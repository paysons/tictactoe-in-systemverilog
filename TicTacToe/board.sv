==> flow/design.v <==
module boardy (
    input logic clk,
    rst,
    clr,
    select_player,
    player2Select,
    enable_player,
    player2Enable,
    input logic [17:0] playerLocation,
    input logic  place,
    output logic [1:0] board1,
    output logic [1:0]board2,
    output logic [1:0]board3,
    output logic [1:0]board4,
    output logic [1:0]board5,
    output logic [1:0]board6,
    output logic [1:0]board7,
    output logic [1:0]board8,
    output logic [1:0]board9,
    output logic [1:0]board10,
    output logic [1:0]board11,
    output logic [1:0]board12,
    output logic [1:0]board13,
    output logic [1:0]board14,
    output logic [1:0]board15,
    output logic [1:0]board16,
    output logic [1:0]board17,
    output logic [1:0]board18,
    output logic [1:0]board19,
    output logic [1:0]board20,
    output logic [1:0]board21,
    output logic [1:0]board22,
    output logic [1:0]board23,
    output logic [1:0]board24,
    output logic [1:0]board25,
    player_done,
    player2Done
);
  always @(posedge clk) begin
    if (clr) begin   
      board1  = 2'b00;
      board2  = 2'b00;
      board3  = 2'b00;
      board4  = 2'b00;
      board5  = 2'b00;
      board6  = 2'b00;
      board7  = 2'b00;
      board8  = 2'b00;
      board9  = 2'b00;
      board10 = 2'b00;
      board11 = 2'b00;
      board12 = 2'b00;
      board13 = 2'b00;
      board14 = 2'b00;
      board15 = 2'b00;
      board16 = 2'b00;
      board17 = 2'b00;
      board18 = 2'b00;
      board19 = 2'b00;
      board20 = 2'b00;
      board21 = 2'b00;
      board22 = 2'b00;
      board23 = 2'b00;
      board24 = 2'b00;
      board25 = 2'b00;
      player_done = 0;
      player2Done = 1;
    end else begin  
      if(playerLocation == 17'd1 && select_player == 1 && enable_player == 1 && board1 == 2'b0 && place == 1)begin
        board1 = 2'b01;
        player_done = 1;
        player2Done = 0;
      end
      else if (playerLocation == 17'd2 && select_player == 1 && enable_player == 1 && board2 == 2'b0 && place == 1) begin
        board2 = 2'b01;
        player_done = 1;
        player2Done = 0;
      end
      else if (playerLocation == 17'd3 && select_player == 1 && enable_player == 1 && board3 == 2'b0 && place == 1) begin
        board3 = 2'b01;
        player_done = 1;
        player2Done = 0;
      end
      else if (playerLocation == 17'd4 && select_player == 1 && enable_player == 1 && board4 == 2'b0 && place == 1) begin
        board4 = 2'b01;
        player_done = 1;
        player2Done = 0;
      end
      else if (playerLocation == 17'd5 && select_player == 1 && enable_player == 1 && board5 == 2'b0 && place == 1) begin
        board5 = 2'b01;
        player_done = 1;
        player2Done = 0;
      end
      else if (playerLocation == 17'd6 && select_player == 1 && enable_player == 1 && board6 == 2'b0 && place == 1) begin
        board6 = 2'b01;
        player_done = 1;
        player2Done = 0;
      end
      else if (playerLocation == 17'd7 && select_player == 1 && enable_player == 1 && board7 == 2'b0 && place == 1) begin
        board7 = 2'b01;
        player_done = 1;
        player2Done = 0;
      end
      else if (playerLocation == 17'd8 && select_player == 1 && enable_player == 1 && board8 == 2'b0 && place == 1) begin
        board8 = 2'b01;
        player_done = 1;
        player2Done = 0;
      end
      else if (playerLocation == 17'd9 && select_player == 1 && enable_player == 1 && board9 == 2'b0 && place == 1) begin
        board9 = 2'b01;
        player_done = 1;
        player2Done = 0;
      end
      else if (playerLocation == 17'd10 && select_player == 1 && enable_player == 1 && board10 == 2'b0 && place == 1) begin 
        board10 = 2'b01;
        player_done = 1;
        player2Done = 0;
      end
      else if (playerLocation == 17'd11 && select_player == 1 && enable_player == 1 && board11 == 2'b00 && place == 1)begin
        board11 = 2'b01;
        player_done = 1;
        player2Done = 0;
      end
      else if (playerLocation == 17'd12 && select_player == 1 && enable_player == 1 && board12 == 2'b00 && place == 1) begin
        board12 = 2'b01;
        player_done = 1;
        player2Done = 0;
      end
      else if (playerLocation == 17'd13 && select_player == 1 && enable_player == 1 && board13 == 2'b00 && place == 1) begin
        board13 = 2'b01;
        player_done = 1;
        player2Done = 0;
      end
      else if (playerLocation == 17'd14 && select_player == 1 && enable_player == 1 && board14 == 2'b00 && place == 1) begin
        board14 = 2'b01;
        player_done = 1;
        player2Done = 0;
      end
      else if (playerLocation == 17'd15 && select_player == 1 && enable_player == 1 && board15 == 2'b00 && place == 1) begin
        board15 = 2'b01;
        player_done = 1;
        player2Done = 0;
      end
      else if (playerLocation == 17'd16 && select_player == 1 && enable_player == 1 && board16 == 2'b00 && place == 1) begin
        board16 = 2'b01;
        player_done = 1;
        player2Done = 0;
      end
      else if (playerLocation == 17'd17 && select_player == 1 && enable_player == 1 && board17 == 2'b00 && place == 1) begin
        board17 = 2'b01;
        player_done = 1;
        player2Done = 0;
      end
      else if (playerLocation == 17'd18 && select_player == 1 && enable_player == 1 && board18 == 2'b00 && place == 1) begin
        board18 = 2'b01;
        player_done = 1;
        player2Done = 0;
      end
      else if (playerLocation == 17'd19 && select_player == 1 && enable_player == 1 && board19 == 2'b00 && place == 1) begin
        board19 = 2'b01;
        player_done = 1;
        player2Done = 0;
      end
      else if (playerLocation == 17'd20 && select_player == 1 && enable_player == 1 && board20 == 2'b00 && place == 1) begin
        board20 = 2'b01;
        player_done = 1;
        player2Done = 0;
      end
      else if (playerLocation == 17'd21 && select_player == 1 && enable_player == 1 && board21 == 2'b00 && place == 1) begin
        board21 = 2'b01;
        player_done = 1;
        player2Done = 0;
      end
      else if (playerLocation == 17'd22 && select_player == 1 && enable_player == 1 && board22 == 2'b00 && place == 1) begin
        board22 = 2'b01;
        player_done = 1;
        player2Done = 0;
      end
      else if (playerLocation == 17'd23 && select_player == 1 && enable_player == 1 && board23 == 2'b00 && place == 1) begin
        board23 = 2'b01;
        player_done = 1;
        player2Done = 0;
      end
      else if (playerLocation == 17'd24 && select_player == 1 && enable_player == 1 && board24 == 2'b00 && place == 1) begin
        board24 = 2'b01;
        player_done = 1;
        player2Done = 0;
      end
      else if (playerLocation == 17'd25 && select_player == 1 && enable_player == 1 && board25 == 2'b00 && place == 1) begin
        board25 = 2'b01;
        player_done = 1;
        player2Done = 0;
      end
      else if(playerLocation == 17'd1 && player2Select == 1 && player2Enable == 1 && board1 == 2'b00 && place == 1)  begin
        board1 = 2'b10;
        player_done = 0;
        player2Done = 1;
      end
      else if(playerLocation == 17'd2 && player2Select == 1 && player2Enable == 1 && board2 == 2'b00 && place == 1) begin 
        board2 = 2'b10;
        player_done = 0;
        player2Done = 1;
      end
      else if(playerLocation == 17'd3 && player2Select == 1 && player2Enable == 1 && board3 == 2'b00 && place == 1) begin 
        board3 = 2'b10;
        player_done = 0;
        player2Done = 1;
      end
      else if(playerLocation == 17'd4 && player2Select == 1 && player2Enable == 1 && board4 == 2'b00 && place == 1) begin 
        board4 = 2'b10;
        player_done = 0;
        player2Done = 1;
      end
      else if(playerLocation == 17'd5 && player2Select == 1 && player2Enable == 1 && board5 == 2'b00 && place == 1) begin 
        board5 = 2'b10;
        player_done = 0;
        player2Done = 1;
      end
      else if(playerLocation == 17'd6 && player2Select == 1 && player2Enable == 1 && board6 == 2'b00 && place == 1) begin 
        board6 = 2'b10;
        player_done = 0;
        player2Done = 1;
      end
      else if(playerLocation == 17'd7 && player2Select == 1 && player2Enable == 1 && board7 == 2'b00 && place == 1) begin 
        board7 = 2'b10;
        player_done = 0;
        player2Done = 1;
      end
      else if(playerLocation == 17'd8 && player2Select == 1 && player2Enable == 1 && board8 == 2'b00 && place == 1) begin 
        board8 = 2'b10;
        player_done = 0;
        player2Done = 1;
      end
      else if(playerLocation == 17'd9 && player2Select == 1 && player2Enable == 1 && board9 == 2'b00 && place == 1) begin 
        board9 = 2'b10;
        player_done = 0;
        player2Done = 1;
      end
      else if(playerLocation == 17'd10 && player2Select == 1 && player2Enable == 1 && board10 == 2'b00 && place == 1) begin 
        board10 = 2'b10;
        player_done = 0;
        player2Done = 1;
      end
      else if(playerLocation == 17'd11 && player2Select == 1 && player2Enable == 1 && board11 == 2'b00 && place == 1) begin 
        board11 = 2'b10;
        player_done = 0;
        player2Done = 1;
      end
      else if(playerLocation == 17'd12 && player2Select == 1 && player2Enable == 1 && board12 == 2'b00 && place == 1) begin 
        board12 = 2'b10;
        player_done = 0;
        player2Done = 1;
      end
      else if(playerLocation == 17'd13 && player2Select == 1 && player2Enable == 1 && board13 == 2'b00 && place == 1) begin 
        board13 = 2'b10;
        player_done = 0;
        player2Done = 1;
      end
      else if(playerLocation == 17'd14 && player2Select == 1 && player2Enable == 1 && board14 == 2'b00 && place == 1) begin 
        board14 = 2'b10;
        player_done = 0;
        player2Done = 1;
      end
      else if(playerLocation == 17'd15 && player2Select == 1 && player2Enable == 1 && board15 == 2'b00 && place == 1) begin 
        board15 = 2'b10;
        player_done = 0;
        player2Done = 1;
      end
      else if(playerLocation == 17'd16 && player2Select == 1 && player2Enable == 1 && board16 == 2'b00 && place == 1) begin 
        board16 = 2'b10;
        player_done = 0;
        player2Done = 1;
      end
      else if(playerLocation == 17'd17 && player2Select == 1 && player2Enable == 1 && board17 == 2'b00 && place == 1) begin 
        board17 = 2'b10;
        player_done = 0;
        player2Done = 1;
      end
      else if(playerLocation == 17'd18 && player2Select == 1 && player2Enable == 1 && board18 == 2'b00 && place == 1) begin 
        board18 = 2'b10;
        player_done = 0;
        player2Done = 1;
      end
      else if(playerLocation == 17'd19 && player2Select == 1 && player2Enable == 1 && board19 == 2'b00 && place == 1) begin 
        board19 = 2'b10;
        player_done = 0;
        player2Done = 1;
      end
      else if(playerLocation == 17'd20 && player2Select == 1 && player2Enable == 1 && board20 == 2'b00 && place == 1) begin 
        board20 = 2'b10;
        player_done = 0;
        player2Done = 1;
      end
      else if(playerLocation == 17'd21 && player2Select == 1 && player2Enable == 1 && board21 == 2'b00 && place == 1) begin 
        board21 = 2'b10;
        player_done = 0;
        player2Done = 1;
      end
      else if(playerLocation == 17'd22 && player2Select == 1 && player2Enable == 1 && board22 == 2'b00 && place == 1) begin 
        board22 = 2'b10;
        player_done = 0;
        player2Done = 1;
      end
      else if(playerLocation == 17'd23 && player2Select == 1 && player2Enable == 1 && board23 == 2'b00 && place == 1) begin 
        board23 = 2'b10;
        player_done = 0;
        player2Done = 1;
      end
      else if(playerLocation == 17'd24 && player2Select == 1 && player2Enable == 1 && board24 == 2'b00 && place == 1) begin 
        board24 = 2'b10;
        player_done = 0;
        player2Done = 1;
      end
      else if(playerLocation == 17'd25 && player2Select == 1 && player2Enable == 1 && board25 == 2'b00 && place == 1) begin 
        board25 = 2'b10;
        player_done = 0;
        player2Done = 1;
      end
    else begin 
      board1  = board1;
        board2  = board2;
        board3  = board3;
        board4  = board4;
        board5  = board5;
        board6  = board6;
        board7  = board7;
        board8  = board8;
        board9  = board9;
        board10 = board10;
        board11 = board11;
        board12 = board12;
        board13 = board13;
        board14 = board14;
        board15 = board15;
        board16 = board16;
        board17 = board17;
        board18 = board18;
        board19 = board19;
        board20 = board20;
        board21 = board21;
        board22 = board22;
        board23 = board23;
        board24 = board24;
        board25 = board25;
    end
  end
  end
endmodule
# Tool chain data of boardy
# Tool output for the design above, in the order of the flow.
# Lines are those of the file above, counted from 1.
# Operators: Yosys type, input widths -> output width; for muxes data width and select width s.
# Library cell names are shortened.
# The mark n/a stands for no value.
dict set report inputs {
  design {boardy}
  clock_port {clk}
  lib {sky130hd}
  lib_corner {tt_025C_1v80}
}

# Elaborated design
# Yosys after proc, flatten, opt, wreduce and memory -nomap, before mapping. Memory bits, and registers merged into a memory's read port (data or address), are not among the register bits. Print and check cells are not counted. Equal cells are merged and count once.
dict set report bits {
  in_bits 26
  ff_bits 52
  output_inout_bits 54
}
dict set report op_classes {
  reduce_and_logical 278
  eq_ne 625
  mux 750
  n_logic 25
}
# operator count
set ops {}
lappend ops {{$mux 2} 624}
lappend ops {{$ne 2x2->1 const B} 600}
lappend ops {{$logic_and 1x1->1} 200}
lappend ops {{$eq 18x5->1 const B} 10}
lappend ops {{$eq 18x4->1 const B} 8}
lappend ops {{$mux 1} 126}
lappend ops {{$eq 18x3->1 const B} 4}
lappend ops {{$logic_not 2->1} 25}
lappend ops {{$reduce_bool 2->1} 25}
lappend ops {{$reduce_and 25->1} 2}
lappend ops {{$reduce_bool 50->1} 1}
lappend ops {{$reduce_and 49->1} 1}
lappend ops {{$reduce_and 48->1} 1}
lappend ops {{$reduce_and 47->1} 1}
lappend ops {{$reduce_and 46->1} 1}
lappend ops {{$reduce_and 45->1} 1}
lappend ops {{$reduce_and 44->1} 1}
lappend ops {{$reduce_and 43->1} 1}
lappend ops {{$reduce_and 42->1} 1}
lappend ops {{$reduce_and 41->1} 1}
lappend ops {{$reduce_and 40->1} 1}
lappend ops {{$reduce_and 39->1} 1}
lappend ops {{$reduce_and 38->1} 1}
lappend ops {{$reduce_and 37->1} 1}
lappend ops {{$eq 18x2->1 const B} 2}
lappend ops {{$reduce_and 36->1} 1}
lappend ops {{$reduce_and 35->1} 1}
lappend ops {{$reduce_and 34->1} 1}
# Other operator kinds: 11; their cells: 35.

# Depth
# Longest topological path by Yosys (ltp), each cell counted once; first at word level (registers and memories cut), then after technology mapping (sequential cells cut; the memories' decode and read muxes count).
dict set report logic_depth {
  depth_word 55
  abc_area 1
  depth_mapped 14
}

# Mapped cells and area
# The flow's flattened synthesis, as Yosys stat reports it; memories are mapped. The netlist is that of the ABC_AREA named above (0 if unset); the other value can give another one.
# Totals and module areas in this step are rounded.
dict set report synth_totals {
  buf_cells 15
  synth_area_um2 3010
  ff_cells 52
  stdcells 479
}
# cell_type count type_area_um2
set types {}
lappend types {dfxtp_1 52 1.04E+03}
lappend types {nand2_1 102 382.867}
lappend types {nor2_1 99 371.606}
lappend types {inv_1 67 251.491}
lappend types {nand4_1 38 237.728}
lappend types {a21oi_1 32 160.154}
lappend types {nand3_1 26 130.125}
lappend types {a31oi_1 15 93.84}
lappend types {nor2_4 4 45.043}
lappend types {buf_6 3 33.782}
lappend types {or2_2 5 31.28}
lappend types {buf_4 3 22.522}
lappend types {buf_2 4 20.019}
lappend types {nand3_2 2 20.019}
lappend types {nor2_8 1 20.019}
lappend types {o21ai_0 4 20.019}
lappend types {nand2_2 3 18.768}
lappend types {nor2_2 3 18.768}
# Other cell types: 10; their cells: 16.

# Timing after synthesis
# Source: OpenSTA report_checks on the synthesized netlist (no wires, ideal clock, input and output delay 20% of the period each), path of least setup slack; recovery checks are left aside. Register names are those of the netlist, which keeps one name where synthesis merged equal registers.
dict set report synth_timing {
  kind {input port to flip-flop}
  startpoint {input port playerLocation[5]}
  endpoint {register player_done[0]}
  slack_ps 1624
  driving_pins 11
  arrival_time_ps 1794
  t_required_ps 3418
  delay_ps 1216
  tclk_ps 3550
  input_delay_ps 710
  t_first_pin_ps 710
  synth_period_reached_ps 1926
}
# "delay_ps" is the arrival time less input delay plus setup time.
# "driving_pins" counts driving pins, that of a launching flip-flop among them; a cell with two outputs on the path counts twice.
# "synth_period_reached_ps" = period - worst setup slack (recovery checks aside). The figure is calculated, with input and output delays left at 20% of the set period.
# Between the ends stands the longest chain of elaborated cells between them, by number of cells; it is not shown to be the way that was timed. Of several equally long chains one is given.
# Each line given opens the expression or statement behind the cell; cells for indexed reads and writes are added by Yosys, which also makes memories of some case tables.
# At most two assigning lines are given for a register; there are more.
dict set report synth_via {
  path_cell_list {nor2_1 -> nand2_2 -> nor3_4 -> buf_6 -> nand3_1 -> nand2_1 -> nor2_1 -> nand2_1 -> nor2_1 -> nand4_1 -> a21oi_1}
  elab_chain_len 55
  cells_between 276
  classes_between {eq/ne: 25; mux: 50; reduce/logical: 201}
}
# item line
set synth_rtl {}
lappend synth_rtl {{from (decl)} 9} ;# input logic [17:0] playerLocation,
lappend synth_rtl {{$eq 18x5->1} 314} ;# else if(playerLocation == 17'd25 && player2Select == 1 && player2Enable == 1 && board25 == 2'b00 && place == 1 ...
lappend synth_rtl {{$logic_and 1x1->1 (4 in a row)} 314}
lappend synth_rtl {{$mux 1} 314}
lappend synth_rtl {{$mux 1} 309} ;# else if(playerLocation == 17'd24 && player2Select == 1 && player2Enable == 1 && board24 == 2'b00 && place == 1 ...
lappend synth_rtl {{$mux 1} 304} ;# else if(playerLocation == 17'd23 && player2Select == 1 && player2Enable == 1 && board23 == 2'b00 && place == 1 ...
lappend synth_rtl {{$mux 1} 299} ;# else if(playerLocation == 17'd22 && player2Select == 1 && player2Enable == 1 && board22 == 2'b00 && place == 1 ...
lappend synth_rtl {{$mux 1} 294} ;# else if(playerLocation == 17'd21 && player2Select == 1 && player2Enable == 1 && board21 == 2'b00 && place == 1 ...
lappend synth_rtl {{[38 not listed]} n/a}
lappend synth_rtl {{$mux 1} 99} ;# else if (playerLocation == 17'd7 && select_player == 1 && enable_player == 1 && board7 == 2'b0 && place == 1) ...
lappend synth_rtl {{$mux 1} 94} ;# else if (playerLocation == 17'd6 && select_player == 1 && enable_player == 1 && board6 == 2'b0 && place == 1) ...
lappend synth_rtl {{$mux 1} 89} ;# else if (playerLocation == 17'd5 && select_player == 1 && enable_player == 1 && board5 == 2'b0 && place == 1) ...
lappend synth_rtl {{$mux 1} 84} ;# else if (playerLocation == 17'd4 && select_player == 1 && enable_player == 1 && board4 == 2'b0 && place == 1) ...
lappend synth_rtl {{$mux 1} 79} ;# else if (playerLocation == 17'd3 && select_player == 1 && enable_player == 1 && board3 == 2'b0 && place == 1) ...
lappend synth_rtl {{$mux 1} 74} ;# else if (playerLocation == 17'd2 && select_player == 1 && enable_player == 1 && board2 == 2'b0 && place == 1) ...
lappend synth_rtl {{$mux 1} 69} ;# if(playerLocation == 17'd1 && select_player == 1 && enable_player == 1 && board1 == 2'b0 && place == 1)begin
lappend synth_rtl {{to (assign)} 66} ;# player_done = 0;
lappend synth_rtl {{to (assign)} 71} ;# player_done = 1;
lappend synth_rtl {{to (decl)} 36} ;# player_done,

# Worst path after layout
# Path of least setup slack in the final report of record 1 (OpenROAD, finished layout, wires in). Where an end is a register, its clock arrival counts in the times.
# The path's times are printed in steps of 10 ps; the period is the one set.
dict set report layout_timing {
  kind {input port to flip-flop}
  startpoint {input port playerLocation[9]}
  endpoint {register player_done[0]}
  t_required_ps 4310
  slack_ps 1370
  arrival_time_ps 2940
  tclk_ps 4110
  input_delay_ps 820
  driving_pins 11
  t_first_pin_ps 820
}
# Between the ends stands the longest chain of elaborated cells between them, by number of cells; it is not shown to be the way that was timed. Of several equally long chains one is given.
# At most two assigning lines are given for a register; there are more.
dict set report layout_via {
  path_cell_list {clkdlybuf4s50_1 -> nor2_1 -> nand2_2 -> nor2_2 -> nand4_1 -> nand2_1 -> nor2_1 -> nand3_1 -> nor2_1 -> nand4_1 -> a21oi_1}
  elab_chain_len 55
  cells_between 276
  classes_between {eq/ne: 25; mux: 50; reduce/logical: 201}
}
# item line
set layout_rtl {}
lappend layout_rtl {{from (decl)} 9} ;# input logic [17:0] playerLocation,
lappend layout_rtl {{$eq 18x5->1} 314} ;# else if(playerLocation == 17'd25 && player2Select == 1 && player2Enable == 1 && board25 == 2'b00 && place == 1 ...
lappend layout_rtl {{$logic_and 1x1->1 (4 in a row)} 314}
lappend layout_rtl {{$mux 1} 314}
lappend layout_rtl {{$mux 1} 309} ;# else if(playerLocation == 17'd24 && player2Select == 1 && player2Enable == 1 && board24 == 2'b00 && place == 1 ...
lappend layout_rtl {{$mux 1} 304} ;# else if(playerLocation == 17'd23 && player2Select == 1 && player2Enable == 1 && board23 == 2'b00 && place == 1 ...
lappend layout_rtl {{$mux 1} 299} ;# else if(playerLocation == 17'd22 && player2Select == 1 && player2Enable == 1 && board22 == 2'b00 && place == 1 ...
lappend layout_rtl {{$mux 1} 294} ;# else if(playerLocation == 17'd21 && player2Select == 1 && player2Enable == 1 && board21 == 2'b00 && place == 1 ...
lappend layout_rtl {{[38 not listed]} n/a}
lappend layout_rtl {{$mux 1} 99} ;# else if (playerLocation == 17'd7 && select_player == 1 && enable_player == 1 && board7 == 2'b0 && place == 1) ...
lappend layout_rtl {{$mux 1} 94} ;# else if (playerLocation == 17'd6 && select_player == 1 && enable_player == 1 && board6 == 2'b0 && place == 1) ...
lappend layout_rtl {{$mux 1} 89} ;# else if (playerLocation == 17'd5 && select_player == 1 && enable_player == 1 && board5 == 2'b0 && place == 1) ...
lappend layout_rtl {{$mux 1} 84} ;# else if (playerLocation == 17'd4 && select_player == 1 && enable_player == 1 && board4 == 2'b0 && place == 1) ...
lappend layout_rtl {{$mux 1} 79} ;# else if (playerLocation == 17'd3 && select_player == 1 && enable_player == 1 && board3 == 2'b0 && place == 1) ...
lappend layout_rtl {{$mux 1} 74} ;# else if (playerLocation == 17'd2 && select_player == 1 && enable_player == 1 && board2 == 2'b0 && place == 1) ...
lappend layout_rtl {{$mux 1} 69} ;# if(playerLocation == 17'd1 && select_player == 1 && enable_player == 1 && board1 == 2'b0 && place == 1)begin
lappend layout_rtl {{to (assign)} 66} ;# player_done = 0;
lappend layout_rtl {{to (assign)} 71} ;# player_done = 1;
lappend layout_rtl {{to (decl)} 36} ;# player_done,

; boardy through Yosys and OpenROAD on sky130hd: 2 stored runs, unordered, with their settings and measured results. The constraints put input and output delay at 20% of the set period each and load the outputs with 0.01 pF.
; "period_less_ws_ps" is the run's clock period less its worst setup slack. It is reckoned from that one timing run; input and output delays stay at 20% of the period that was set.
; "worst_path_allowed_less_slack_ps" = time allowed to the worst setup path (clock period - input delay - output delay, where it has them) - its slack; a late launch clock adds to it, a late capture clock takes from it.
; "power_total_mw": no workload was simulated; the value follows from the tool's default switching activity.
; "worst_path_allowed_less_slack_ps" is given in steps of 10 ps.
; Values from the reports are rounded here.

[record 1: settings]
period_ns = 4.11
CORE_UTILIZATION = 32
SETUP_SLACK_MARGIN = 1.23
PLACE_DENSITY = 0.76
CELL_PAD_IN_SITES_DETAIL_PLACEMENT = 1
ABC_AREA = 1
CTS_CLUSTER_SIZE = 17
CTS_CLUSTER_DIAMETER = 170
SLEW_MARGIN = 25
CAP_MARGIN = 20
CORE_MARGIN = 2
[record 1: results]
synth_chip_area_um2 = 3010
final_die_area_um2 = 10200
finish.stdcell_area_um2 = 3990
finish.utilization_pct = 43.3
setup_ws_ps = 1370
tns_ps = 0
timing.hold.ws_ps = 471
power_total_mw = 0.905
period_less_ws_ps = 2739
worst_path_allowed_less_slack_ps = 1920
critical_path_type = input port to flip-flop

[record 2: settings]
period_ns = 2.31
CORE_UTILIZATION = 18
SETUP_SLACK_MARGIN = 0.3
PLACE_DENSITY_LB_ADDON = 0.17
CELL_PAD_IN_SITES_GLOBAL_PLACEMENT = 1
TNS_END_PERCENT = 85
ABC_AREA = 1
GPL_ROUTABILITY_DRIVEN = 0
CAP_MARGIN = 40
SLEW_MARGIN = 20
CORE_MARGIN = 2
[record 2: results]
synth_chip_area_um2 = 3010
final_die_area_um2 = 17800
finish.stdcell_area_um2 = 5140
finish.utilization_pct = 31.2
setup_ws_ps = 422
tns_ps = 0
timing.hold.ws_ps = 463
power_total_mw = 1.87
period_less_ws_ps = 1888
worst_path_allowed_less_slack_ps = 1430
critical_path_type = input port to flip-flop
